==> flow/design.v <==
module project(alarm_on_off,A,B,C,D,E,F,G,DP,segment_power,segment_power2,segment_power3,segment_power4,clk,temp_in_1,temp_in_2,temp_in_3,motor,rgb_red, rgb_blue, rgb_green,buzzer);
input clk;  
input temp_in_1,temp_in_2,temp_in_3;  
input alarm_on_off;  
output motor;  
output segment_power,segment_power2,segment_power3,segment_power4,A,B,C,D,E,F,G,DP;  
output rgb_red, rgb_blue, rgb_green;  
output buzzer;  
reg buzzer;
reg rgb_red, rgb_blue, rgb_green;
reg A,B,C,D,E,F,G,DP;
reg segment_power,segment_power2,segment_power3,segment_power4;
reg motor;
reg [19:0] counter;  
reg [19:0] buzzercounter;  
initial begin
	segment_power <= 1; 
	segment_power2 <= 1;
	segment_power3 <= 1;
	segment_power4 <= 1;
	buzzercounter <= 0;
	counter <= 0;
	A <= 1;
	B <= 1;
	C <= 1;
	D <= 1;
	E <= 1;
	F <= 1;
	G <= 1;
	DP <= 1;
	rgb_red = 1;
	rgb_blue = 1;
	rgb_green = 1;
end
always @(posedge clk)begin
	if (temp_in_1)begin
		buzzer = 1;
		segment_power <= 0;
		segment_power2 <= 1;
		segment_power3 <= 1;
		segment_power4 <= 1;
		A <= 1;
		B <= 0;
		C <= 0;
		D <= 1;
		E <= 1;
		F <= 1;
		G <= 1;
		DP <= 1;
		rgb_red = 1;
		rgb_blue = 1;
		rgb_green = 0;
		motor = 0;
	end
	else if (temp_in_2)begin
		buzzer = 1;
		segment_power <= 1;
		segment_power2 <= 0;
		segment_power3 <= 1;
		segment_power4 <= 1;
		A <= 0;
		B <= 0;
		C <= 1;
		D <= 0;
		E <= 0;
		F <= 1;
		G <= 0;
		DP <= 1;
		rgb_red = 0;
		rgb_blue = 1;
		rgb_green = 0;
		if (counter == 99999)
			counter = 0;
		else
			counter = counter + 1;
	motor = (counter < 50000) ? 1 : 0;
	end
	else if (temp_in_3)begin
		segment_power <= 1;
		segment_power2 <= 1;
		segment_power3 <= 0;
		segment_power4 <= 1;
		A <= 0;
		B <= 0;
		C <= 0;
		D <= 0;
		E <= 1;
		F <= 1;
		G <= 0;
		DP <= 1;
		rgb_red = 0;
		rgb_blue = 1;
		rgb_green = 1;
		motor = 1;
		if (~alarm_on_off) begin  
			if (buzzercounter == 99999)
				buzzercounter = 0;
			else
				buzzercounter = buzzercounter + 1;
			buzzer = (buzzercounter < 10000) ? 0 : 1;
		end
		else begin
			buzzer = 1;  
		end
	end
	else begin
		buzzer = 1;  
		segment_power <= 0;
		segment_power2 <= 0;
		segment_power3 <= 0;
		segment_power4 <= 0;
		A <= 1;
		B <= 1;
		C <= 1;
		D <= 1;
		E <= 1;
		F <= 1;
		G <= 0;
		DP <= 1;
		rgb_red = 1;
		rgb_blue = 0;
		rgb_green = 1;
	end
end
endmodule
; Step by step through the tools: project
; What the tools print for project, step after step.
; Lines are those of the file above, counted from 1.
; Operators carry their Yosys type and port widths (W data, S select, Z words).
; Library cell names are shortened.
; Not given: -
[setup]
design = project
clock_port = clk
library = sky130hd
pvt_corner = tt_025C_1v80

; After elaboration
; Counts by Yosys on the flattened word-level netlist (proc, flatten, opt, wreduce; memories kept). Register bits leave out memories and registers merged into their read ports (data or address). Print and check cells are left out.
[classes]
logic = 4
add_sub_neg = 2
reduce_and_logical = 4
mux = 21
n_eq = 2
cmp = 2
[ops]
columns = operator, count
row1 = $mux W20, 8
row2 = $add A20 B1 Y20 const B, 2
row3 = $eq A20 B17 Y1 const B, 2
row4 = $lt A20 B14 Y1 const B, 1
row5 = $lt A20 B16 Y1 const B, 1
row6 = $mux W1, 13
row7 = $not A1 Y1, 4
row8 = $reduce_and A4 Y1, 1
row9 = $reduce_or A4 Y1, 1
row10 = $reduce_and A2 Y1, 1
row11 = $reduce_bool A2 Y1, 1
[bits]
word_cells = 49
input_bits = 5
out_inout_bits = 17
ff_bits = 52

; Depth
; Yosys ltp: most cells in a row. Word level: on the elaborated netlist, between registers, memories and ports. Mapped: between sequential cells and ports; inverters and the memories' decode and read muxes count.
[logic_depth]
depth_word = 8
abc_area = 0
ltp_mapped = 8
depth_no_buf = 7

; Mapped cells and area
; Source: synth_stat.txt of the flow (Yosys; design flattened, memories mapped). It holds for the ABC_AREA given above (unset counts as 0); a run with the other value may have another netlist.
[synth_totals]
n_buf = 13
flip_flops = 52
synth_area_um2 = 2742.6
seqArea_um2 = 1441.4
mapped_cells = 263
[types]
columns = cell, count, area_total_um2
row1 = edfxtp_1, 40, 1.2E+03
row2 = dfxtp_1, 12, 240.23
row3 = xnor2_1, 22, 192.685
row4 = nor2_1, 34, 127.622
row5 = xor2_1, 12, 105.101
row6 = nand4_1, 13, 81.328
row7 = nand3_1, 14, 70.067
row8 = nand2_1, 15, 56.304
row9 = inv_1, 14, 52.55
row10 = nor4_1, 8, 50.048
row11 = buf_4, 6, 45.043
row12 = nor3_1, 9, 45.043
row13 = and3_1, 5, 31.28
row14 = clkbuf_1, 7, 26.275
row15 = ha_1, 2, 25.024
row16 = o21ai_0, 5, 25.024
row17 = or4b_1, 2, 20.019
row18 = nor2b_1, 3, 18.768
; Not listed: further types 31, cells in them 40.

; Timing after synthesis
; Source: OpenSTA report_checks on the synthesized netlist (no wires, ideal clock, input and output delay 20% of the period each), path of least setup slack; recovery checks are left aside. Register names are those of the netlist, which keeps one name where synthesis merged equal registers.
[synth_timing]
path_kind = input to register
startpoint = input temp_in_2
endpoint = register buzzer
stages = 5
setup_time_ns = 0.120
tclk_ns = 3.08
path_buffers = 0
required_ns = 2.960
in_delay_ns = 0.616
arrival_time_ns = 2.947
path_slack_ns = 0.014
path_delay_ns = 2.451
t_first_pin_ns = 0.616
period_less_setup_slack_ns = 3.066
; "path_delay_ns" = arrival - input delay + setup time.
; "stages": output pins that drive a net of the path, with the launching flip-flop's if there is one; two outputs of one cell count as two.
; "period_less_setup_slack_ns" is the clock period less the worst setup slack; recovery checks do not enter. This is arithmetic on one report: input and output delays are still those of the set period (20% each).
; The rows between start and end are the longest chain of elaborated cells between them; the timing report does not say that the signal goes this way. Where chains are equally long, one stands for them.
; Each line given opens the expression or statement behind the cell; cells for indexed reads and writes are added by Yosys, which also makes memories of some case tables.
; At most two assigning lines are given for a register; there are more.
[synth_between]
cell_sequence = nor2_1 inv_1 nor3b_1 o2111ai_1 a211o_1
elab_chain_len = 4
cells_between = 5
lines_between = 3
classes_between = 1 x compare; 3 x mux; 1 x reduce/logical
[synth_lines]
columns = element, line
row1 = start: declaration, 3  ; input temp_in_1,temp_in_2,temp_in_3;
row2 = $mux W20, 55  ; else if (temp_in_2)begin
row3 = $mux W20, 36  ; if (temp_in_1)begin
row4 = $lt A20 B14 Y1, 100  ; buzzer = (buzzercounter < 10000) ? 0 : 1;
row5 = $mux W1, 100
row6 = end: assignment, 100
row7 = end: assignment, 103  ; buzzer = 1;
row8 = end: declaration, 8  ; output buzzer;

; Timing after layout
; From the final timing report of run 1: the path of least setup slack in the routed layout; clock arrival at registers is part of the times.
[layout_timing]
path_kind = register to register
startpoint = register buzzercounter[5]
endpoint = register buzzer
t_first_pin_ns = 0.30
path_slack_ns = 2.83
setup_time_ns = 0.10
stages = 7
arrival_time_ns = 2.81
path_buffers = 0
required_ns = 5.64
tclk_ns = 5.43
; The rows between start and end are the longest chain of elaborated cells between them; the timing report does not say that the signal goes this way. Where chains are equally long, one stands for them.
; At most two assigning lines are given for a register; there are more.
[layout_between]
cell_sequence = edfxtp_1 nand4_2 nor3_1 nand4_1 xnor2_1 or4_1 a211o_1
elab_chain_len = 8
cells_between = 9
lines_between = 7
classes_between = 1 x add/sub; 1 x compare; 1 x eq/ne; 6 x mux
[layout_lines]
columns = element, line
row1 = start: declaration, 15  ; reg [19:0] buzzercounter;
row2 = start: assignment, 97  ; buzzercounter = 0;
row3 = start: assignment, 99  ; buzzercounter = buzzercounter + 1;
row4 = $add A20 B1 Y20, 99
row5 = $mux W20, 96  ; if (buzzercounter == 99999)
row6 = $mux W20, 95  ; if (~alarm_on_off) begin
row7 = $mux W20, 78  ; else if (temp_in_3)begin
row8 = $mux W20, 55  ; else if (temp_in_2)begin
row9 = $mux W20, 36  ; if (temp_in_1)begin
row10 = $lt A20 B14 Y1, 100  ; buzzer = (buzzercounter < 10000) ? 0 : 1;
row11 = $mux W1, 100
row12 = end: assignment, 100
row13 = end: assignment, 103  ; buzzer = 1;
row14 = end: declaration, 8  ; output buzzer;

FLOW RESULTS
============

Stored flow runs of project (2 of them; Yosys, OpenROAD, sky130hd). They differ in their settings and are not a sequence. Constraints: input delay and output delay 20% of the set period each, output load 0.01 pF.
"achieved_period_ns" is the run's clock period less its worst setup slack. It is reckoned from that one timing run; input and output delays stay at 20% of the period that was set.
"worst_path_ns" = time allowed to the worst setup path (clock period - input delay - output delay, where it has them) - its slack; a late launch clock adds to it, a late capture clock takes from it.
By "power_total_uw" is meant OpenSTA's value without simulated activity: inputs other than the clock are taken to toggle once in ten clock periods, and the tool carries that through the logic.

# run 1
==> flow/run.sh <==
#!/bin/bash
# the make line also repeats the synthesis and layout settings of config.mk as NAME=value (left out here)
make -C /OpenROAD-flow-scripts/flow DESIGN_CONFIG=/design/flow/config.mk WORK_HOME=/design/flow/orfs CLKGATE_MAP_FILE= finish
==> flow/config.mk <==
export PLATFORM = sky130hd
export DESIGN_NAME = project
export DESIGN_NICKNAME = project
export VERILOG_FILES = /design/flow/design.v
export SDC_FILE = /design/flow/constraint.sdc
export NUM_CORES = 4
export LEC_CHECK = 0
export CAP_MARGIN = 20
export CORE_ASPECT_RATIO = 1.7
export CORE_MARGIN = 2
export CORE_UTILIZATION = 53
export CTS_CLUSTER_DIAMETER = 357
export CTS_CLUSTER_SIZE = 91
export GPL_TIMING_DRIVEN = 1
export HOLD_SLACK_MARGIN = 0.26
export MAX_ROUTING_LAYER = met4
export PLACE_DENSITY_LB_ADDON = 0.23
export SLEW_MARGIN = 15
==> flow/constraint.sdc <==
create_clock -name core_clock -period 5.43 [get_ports {clk}]
set_input_delay 1.0860 -clock core_clock [delete_from_list [all_inputs] [get_ports {clk}]]
set_output_delay 1.0860 -clock core_clock [all_outputs]
set_load 0.01 [all_outputs]

==> run 1: results <==
power_total_uw=720.6
util_frac=0.599
dieArea_um2=5786.2
timing.setup.tns_ns=0.000
worst_setup_slack_ns=2.828
achieved_period_ns=2.602
worst_path_ns=2.60
worst_path_kind="register to register"
finish.stdcell_area_um2=3034.2
fin_hold_ws_ns=0.626
yosys.chip_area_um2=2742.6

# run 2
==> flow/run.sh <==
#!/bin/bash
# the make line also repeats the synthesis and layout settings of config.mk as NAME=value (left out here)
make -C /OpenROAD-flow-scripts/flow DESIGN_CONFIG=/design/flow/config.mk WORK_HOME=/design/flow/orfs CLKGATE_MAP_FILE= finish
==> flow/config.mk <==
export PLATFORM = sky130hd
export DESIGN_NAME = project
export DESIGN_NICKNAME = project
export VERILOG_FILES = /design/flow/design.v
export SDC_FILE = /design/flow/constraint.sdc
export NUM_CORES = 4
export LEC_CHECK = 0
export CAP_MARGIN = 20
export CELL_PAD_IN_SITES_GLOBAL_PLACEMENT = 2
export CORE_ASPECT_RATIO = 1.69
export CORE_MARGIN = 2
export CORE_UTILIZATION = 34
export CTS_CLUSTER_DIAMETER = 351
export CTS_CLUSTER_SIZE = 89
export GPL_ROUTABILITY_DRIVEN = 0
export GPL_TIMING_DRIVEN = 0
export HOLD_SLACK_MARGIN = 0.18
export MIN_ROUTING_LAYER = met2
export PLACE_DENSITY_LB_ADDON = 0.27
export SLEW_MARGIN = 5
==> flow/constraint.sdc <==
create_clock -name core_clock -period 5.56 [get_ports {clk}]
set_input_delay 1.1120 -clock core_clock [delete_from_list [all_inputs] [get_ports {clk}]]
set_output_delay 1.1120 -clock core_clock [all_outputs]
set_load 0.01 [all_outputs]

==> run 2: results <==
power_total_uw=812.3
util_frac=0.41
dieArea_um2=8825.4
timing.setup.tns_ns=0.000
worst_setup_slack_ns=2.634
achieved_period_ns=2.926
worst_path_ns=1.81
worst_path_kind="input to register"
finish.stdcell_area_um2=3208.1
fin_hold_ws_ns=0.618
yosys.chip_area_um2=2742.6
